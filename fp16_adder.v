==> flow/design.v <==
`timescale 1ns / 1ps
module fp16_adder(
input [15:0] numi1,
input [15:0] numi2,
input clk,
output reg [15:0] ans,
output reg sign1o,sign2o,
output reg [4:0] exp1o,
output reg [4:0] exp2o,
output reg [4:0] expdiffo,
output reg szo,
output reg [4:0] lambdao,
output reg flago,
output reg [10:0] mro,
output reg [4:0] rexpo,
output reg [4:0] ra,
output reg [1:0] iszero,
output reg [1:0] isinf,
output reg isnan
    );
    reg [10:0] num1;
    reg [10:0] num2;
    reg sign1,sign2;
    reg [15:0] num3;
    reg [11:0] tempreg;
    reg [4:0] exp1;
    reg [4:0] exp2;
    reg [4:0] expdiff;
    reg sz;
    reg [4:0] lambda;
    reg flag;
    reg f1,f2;
    reg [4:0] rb,rc,rd;
    always@(posedge clk)
    begin
        if(numi1 == 16'h7c00 || numi2 == 16'h7c00)
        begin
            isinf = 2'b01;
            ans = 16'bZZZZZZZZZZZZZZZZ;
        end
        else if(numi1 == 16'hfc00 || numi2 == 16'hfc00)
        begin
            isinf = 2'b10;
            ans = 16'bZZZZZZZZZZZZZZZZ;
        end
        else if((numi1[14:10] == 5'b11111 && numi1[9:0] != 10'b0000000000) || ((numi2[14:10] == 5'b11111 && numi2[9:0] != 10'b0000000000)))
        begin
            isnan = 1;
            ans = 16'bZZZZZZZZZZZZZZZZ;
        end
        else begin
            isnan = 0;
            isinf = 0;
            ans = 0;
        end
        if(isnan == 0 && isinf == 2'b00)
        begin
            num1 = 0;
            num2 = 0;
            num3 = 0;
            exp1 = 0;
            exp2 = 0;
            sign1 = 0;
            sign2 = 0;
            tempreg = 0;
            sz = 0;
            f1 = 0;
            f2 = 0;
            flag = 0;
            lambda = 0;
            expdiff = 0;
            num1[9:0] = numi1[9:0];
            num2[9:0] = numi2[9:0];
            num1[10] = 1;
            num2[10] = 1;
            iszero = 2'b00;
            sign1 = numi1[15];
            sign2 = numi2[15];
            if(numi1[14:10] >= numi2[14:10])
            begin
                exp1 = numi1[14:10] - 5'b01111;
                exp2 = numi2[14:10] - 5'b01111;
            end
            else 
            begin
                exp1 = numi2[14:10] - 5'b01111;
                exp2 = numi1[14:10] - 5'b01111;
            end
            expdiff = exp1 - exp2;
            num2[10:0] = num2[10:0] >> expdiff;
            mro = num2[10:0];
            sz = sign1 ^ sign2;
            if(sz)
            begin
                if(num2 < num1)
                begin
                    tempreg[11:0] = num1[10:0] - num2[10:0];
                    num3[9:0] = tempreg[9:0];
                    num3[15] = sign1;
                end
                else if(num2 > num1) begin
                    tempreg[11:0] = num1[10:0] - num2[10:0];
                    num3[9:0] = tempreg[9:0];
                    num3[9:0] = -num3[9:0];
                    num3[15] = sign2;
                end
                else begin
                    num3[15] = 1'bZ;
                    tempreg[11:0] = 0;
                    num3[9:0] = 0;
                end
                f1 = 1;
            end
            else begin
                if(sign1 == 0 && sign2 == 0) 
                begin
                    tempreg[11:0] = num1[10:0] + num2[10:0];
                    num3[9:0] = tempreg[9:0];
                    num3[15] = 0;
                end
                else begin
                    tempreg[11:0] = num1[10:0] + num2[10:0];
                    num3[9:0] = tempreg[9:0];
                    num3[15] = 1;
                end
                f2 = 1;
            end
            num3[14:10] = exp1;
            rexpo = num3[14:10];
            if(tempreg[11])
            begin
                num3[9:0] = num3[9:0] >> 1;
                num3[14:10] = num3[14:10] + 5'b00001 + 5'b01111;
                ra = 5'bZZZZZ;
            end
            else if(tempreg[10] == 0 && tempreg[11:0] != 12'b000000000000)
            begin
                flag = 0;
                lambda = 1;
                if((num3[9] ^ 1 == 1) && flag == 0)
                begin
                    lambda = lambda + 1;
                end
                else begin
                    flag = 1;
                end
                if(((num3[8] ^ 1 == 1) && flag == 0))
                begin
                    lambda = lambda + 1;
                end
                else begin
                    flag = 1;
                end
                if((num3[7] ^ 1 == 1) && flag == 0)
                    lambda = lambda + 1;
                else flag = 1;
                if((num3[6] ^ 1 == 1) && flag == 0)
                    lambda = lambda + 1;
                else flag = 1;
                if((num3[5] ^ 1 == 1) && flag == 0)
                    lambda = lambda + 1;
                else flag = 1;
                if((num3[4] ^ 1 == 1) && flag == 0)
                    lambda = lambda + 1;
                else flag = 1;
                if((num3[3] ^ 1 == 1) && flag == 0)
                    lambda = lambda + 1;
                else flag = 1;
                if((num3[2] ^ 1 == 1) && flag == 0)
                    lambda = lambda + 1;
                else flag = 1;
                if((num3[1] ^ 1 == 1) && flag == 0)     
                    lambda = lambda + 1;
                else flag = 1;
                if((num3[0] ^ 1 == 1) && flag == 0)
                    lambda = lambda + 1;
                else flag = 1;
                if(num3[14:10] - lambda < 5'b10010)
                begin
                    num3[9:0] = num3[9:0] << (num3[14:11] + 14);
                    num3[14:10] = -14;
                    rexpo = 1;
                end
                else begin
                    num3[9:0] = num3[9:0] << lambda;
                    rexpo = num3[14:10];
                    rexpo = rexpo - lambda;
                    num3[14:10] = rexpo + 5'b01111;
                end
            end
            else begin
                num3[14:10] = 0;
            end
        if(num3[14:0] == 15'b000000000000000)
        begin
            if(num3[15] == 1)
            begin
                iszero = 2'b10;
                ans = 16'bZZZZZZZZZZZZZZZZ;
            end
            else if(num3[15] == 1'bZ) begin
                iszero = 2'b11;
                ans = 16'bZZZZZZZZZZZZZZZZ;
            end
            else
            begin
                iszero = 2'b01;
                ans = 16'bZZZZZZZZZZZZZZZZ;
            end
        end
       else begin 
        ans = num3;
       end
        sign1o = sign1;
        sign2o = sign2;
        exp1o = exp1;
        exp2o = exp2;
        expdiffo = expdiff;
        szo = sz;
        lambdao = lambda;
        flago = flag;
        end 
    end
endmodule
### Step by step through the tools: fp16_adder

What the tools print for fp16_adder, step after step.
Line numbers count from 1 in the design file above.
Library cell names are shortened.
The mark -- stands for no value.

| set-up | value |
|---|---|
| top | fp16_adder |
| clock port | clk |
| cell library | sky130hd |
| corner | tt_025C_1v80 |

### After elaboration

Counts by Yosys on the flattened word-level netlist (proc, flatten, opt, wreduce; memories kept). Register bits leave out memories and registers merged into their read ports (data or address). Print and check cells are left out. Cells with the same type and inputs are merged into one.

| storage and ports | value |
|---|---|
| register bits | 61 |
| input bits | 33 |
| output and inout bits | 66 |
| elaborated cells | 211 |

| cells by class | value |
|---|---|
| add/sub/neg operators | 20 |
| order comparisons | 4 |
| eq/ne operators | 6 |
| shift-type cells | 3 |
| muxes and demuxes | 117 |
| bitwise operators | 24 |
| reduce/logical cells | 23 |

Operator list:

| cell | count |
|---|---|
| 5-bit 2-to-1 mux | 50 |
| 16-bit 2-to-1 mux | 5 |
| 10-bit 2-to-1 mux | 8 |
| 5-bit by 1-bit adder with 5-bit output with constant B | 10 |
| 12-bit 2-to-1 mux | 4 |
| 1-bit 2-to-1 mux | 45 |
| 16-bit by 15-bit equality test with 1-bit output with constant B | 2 |
| 16-bit equality test with constant B | 2 |
| 1-bit NOT | 23 |
| 10-bit by 5-bit left shift with 10-bit output | 2 |
| 10-bit nonzero test | 2 |
| 15-bit zero test | 1 |
| 1-bit logical AND | 14 |
| 11-bit by 11-bit adder with 12-bit output | 1 |
| 11-bit by 11-bit subtractor with 12-bit output | 1 |
| 12-bit nonzero test | 1 |
| 11-bit > comparator | 1 |
| 11-bit less-than comparator | 1 |
| 11-bit by 5-bit >> shifter with 11-bit output | 1 |
| 10-bit negator | 1 |
| 5-bit by 4-bit adder with 5-bit output with constant B | 2 |
| 5-bit by 4-bit subtractor with 5-bit output with constant B | 2 |
| 5-bit subtractor | 2 |
| 5-bit equality test with constant B | 2 |
| 2-bit 2-to-1 mux | 5 |
| 4-bit by 4-bit adder with 5-bit output with constant B | 1 |
| 5-bit greater-or-equal comparator | 1 |
| 5-bit less-than comparator with constant B | 1 |

Other operator kinds: 4; their cells: 6.

### Longest topological paths

Longest topological path by Yosys (ltp), each cell counted once; first at word level (registers and memories cut), then after technology mapping (sequential cells cut; the memories' decode and read muxes count).

| depth | value |
|---|---|
| depth in word-level cells | 84 |
| ABC_AREA | 0 |
| depth in mapped cells | 66 |
| depth with buffers taken out | 62 |

### Netlist

The flow's flattened synthesis, as Yosys stat reports it; memories are mapped. The netlist is that of the ABC_AREA named above (0 if unset); the other value can give another one.
Totals and module areas in this step are rounded.

Cells by type:

| type | count | area in all (um^2) |
|---|---|---|
| edfxtp_1 | 42 | 1261.21 |
| ha_1 | 42 | 525.504 |
| dfxtp_1 | 19 | 380.365 |
| nor2_1 | 73 | 274.013 |
| nand2_1 | 71 | 266.506 |
| a21oi_1 | 50 | 250.24 |
| xnor2_1 | 27 | 236.477 |
| inv_1 | 51 | 191.434 |
| mux2i_1 | 19 | 190.182 |
| o21ai_0 | 33 | 165.158 |
| nand3_1 | 27 | 135.13 |
| a21o_1 | 13 | 97.594 |
| mux4_2 | 4 | 90.086 |
| nor3_1 | 18 | 90.086 |
| and2_1 | 13 | 81.328 |
| nand2b_1 | 13 | 81.328 |
| fa_1 | 4 | 80.077 |
| xor2_1 | 9 | 78.826 |

Other cell types: 73; their cells: 232.

| mapped netlist | value |
|---|---|
| cell count | 760 |
| mapped area | 6300 um^2 |
| sequential part of the area | 1640 um^2 |
| flip-flops | 61 |
| buffers | 35 |

### Path before layout

Path of least setup slack by OpenSTA after synthesis, without wires, with an ideal clock, recovery checks aside; 20% of the period is set as input and as output delay. Where synthesis merged equal registers, the netlist keeps one of their names.

| path after synthesis | value |
|---|---|
| kind | input -> register |
| start point | in numi1[10] |
| end point | reg iszero[1] |
| clock period | 23200 ps |
| input delay | 4640 ps |
| library setup time | 134 ps |
| launch time at the first pin | 4640 ps |
| arrival | 17456 ps |
| required time | 23066 ps |
| setup slack | 5611 ps |
| path delay | 12950 ps |
| driving pins on the path | 62 |
| path buffers | 3 |
| synthesis period reached | 17589 ps |

"path delay" = arrival - input delay + setup time.
"driving pins on the path" counts driving pins, that of a launching flip-flop among them; a cell with two outputs on the path counts twice.
"synthesis period reached" = period - worst setup slack (recovery checks aside). The figure is calculated, with input and output delays left at 20% of the set period.
A register here has more assigning lines than the two given.

| between the ends, after synthesis | value |
|---|---|
| cell sequence | inv_1 > ha_1 > nand2b_1 > a31oi_1 > o21a_1 > buf_1 > mux2i_1 > inv_1 > ha_1 > a21boi_0 > o221ai_1 > o211a_1 > or3_1 > and2_1 > clkbuf_1 > mux2i_1 > nor2_1 > a31oi_1 > [26 not listed] > o21ai_0 > ha_1 > a211oi_1 > a211oi_1 > a21oi_1 > inv_1 > fa_1 > nor2b_1 > o41ai_2 > xnor2_2 > xor2_4 > a21oi_4 > nor2_1 > mux2_1 > o31ai_1 > o2bb2ai_1 > nor4b_2 > and4_1 |

Ends and longest elaborated chain, after synthesis:

| item | RTL line | RTL |
|---|---|---|
| start: declaration | 3 | `input [15:0] numi1,` |
| end: assignment | 76 | `iszero = 2'b00;` |
| end: assignment | 198 | `iszero = 2'b10;` |
| end: declaration | 17 | `output reg [1:0] iszero,` |

Chain of elaborated cells between the ends: none given.

### Path in the finished layout

Path of least setup slack in the final report of run A (OpenROAD, finished layout, wires in). Where an end is a register, its clock arrival counts in the times.
The path's times are printed in steps of 10 ps; the period is the one set.

| path after layout | value |
|---|---|
| kind | input -> register |
| start point | in numi2[14] |
| end point | reg iszero[1] |
| clock period | 12000 ps |
| input delay | 2400 ps |
| library setup time | 130 ps |
| launch time at the first pin | 2400 ps |
| arrival | 14510 ps |
| required time | 12210 ps |
| setup slack | -2310 ps |
| driving pins on the path | 64 |
| path buffers | 5 |

A register here has more assigning lines than the two given.

| between the ends, after layout | value |
|---|---|
| cell sequence | clkdlybuf4s15_1 > inv_2 > ha_4 > a21oi_4 > o21a_4 > buf_8 > mux2i_4 > inv_4 > ha_4 > a21boi_4 > o221ai_2 > o211a_1 > or3_4 > and2_4 > buf_8 > mux2i_1 > nor2_1 > a31oi_1 > [28 not listed] > a211oi_2 > a211oi_2 > a21oi_2 > inv_2 > fa_2 > nand2b_1 > a21o_1 > o41ai_4 > xnor2_4 > buf_12 > xor2_4 > nand2_4 > o221ai_2 > o32ai_2 > a22o_1 > a221oi_2 > nor4b_4 > and4_1 |

Ends and longest elaborated chain, after layout:

| item | RTL line | RTL |
|---|---|---|
| start: declaration | 4 | `input [15:0] numi2,` |
| end: assignment | 76 | `iszero = 2'b00;` |
| end: assignment | 198 | `iszero = 2'b10;` |
| end: declaration | 17 | `output reg [1:0] iszero,` |

Chain of elaborated cells between the ends: none given.

Memo
Re: implementation data of fp16_adder

Module fp16_adder, platform sky130hd: 2 stored runs of the flow (Yosys, OpenROAD) with differing settings, in no particular order. Input and output delays are each 20% of the period that was set; the output load is 0.01 pF.
The results are shown rounded.
Among the settings, n/a means not set for that run.

| stored run | period_ns | CORE_UTILIZATION | SETUP_SLACK_MARGIN | PLACE_DENSITY_LB_ADDON | CELL_PAD_IN_SITES_GLOBAL_PLACEMENT | TNS_END_PERCENT | ABC_AREA | GPL_TIMING_DRIVEN | CTS_CLUSTER_SIZE | CTS_CLUSTER_DIAMETER | CAP_MARGIN | MIN_ROUTING_LAYER | CORE_MARGIN | SLEW_MARGIN | utilization after layout (%) | setup TNS (ps) | worst hold slack after layout (ps) | setup slack of the worst path (ps) | cell area after synthesis (um^2) | area of the die (um^2) |
|---|---|---|---|---|---|---|---|---|---|---|---|---|---|---|---|---|---|---|---|---|
| run A | 12.0 | 53 | 0.63 | 0.16 | 1 | 15 | 0 | 0 | 10 | 246 | 5 | met1 | 2 | 20 | 79.4 | -36500 | 475 | -2310 | 6300 | 12800 |
| run B | 31.5 | 40 | n/a | n/a | n/a | n/a | n/a | n/a | n/a | n/a | 20 | n/a | 2 | 20 | 50.1 | 0 | 462 | 9960 | 6300 | 16800 |
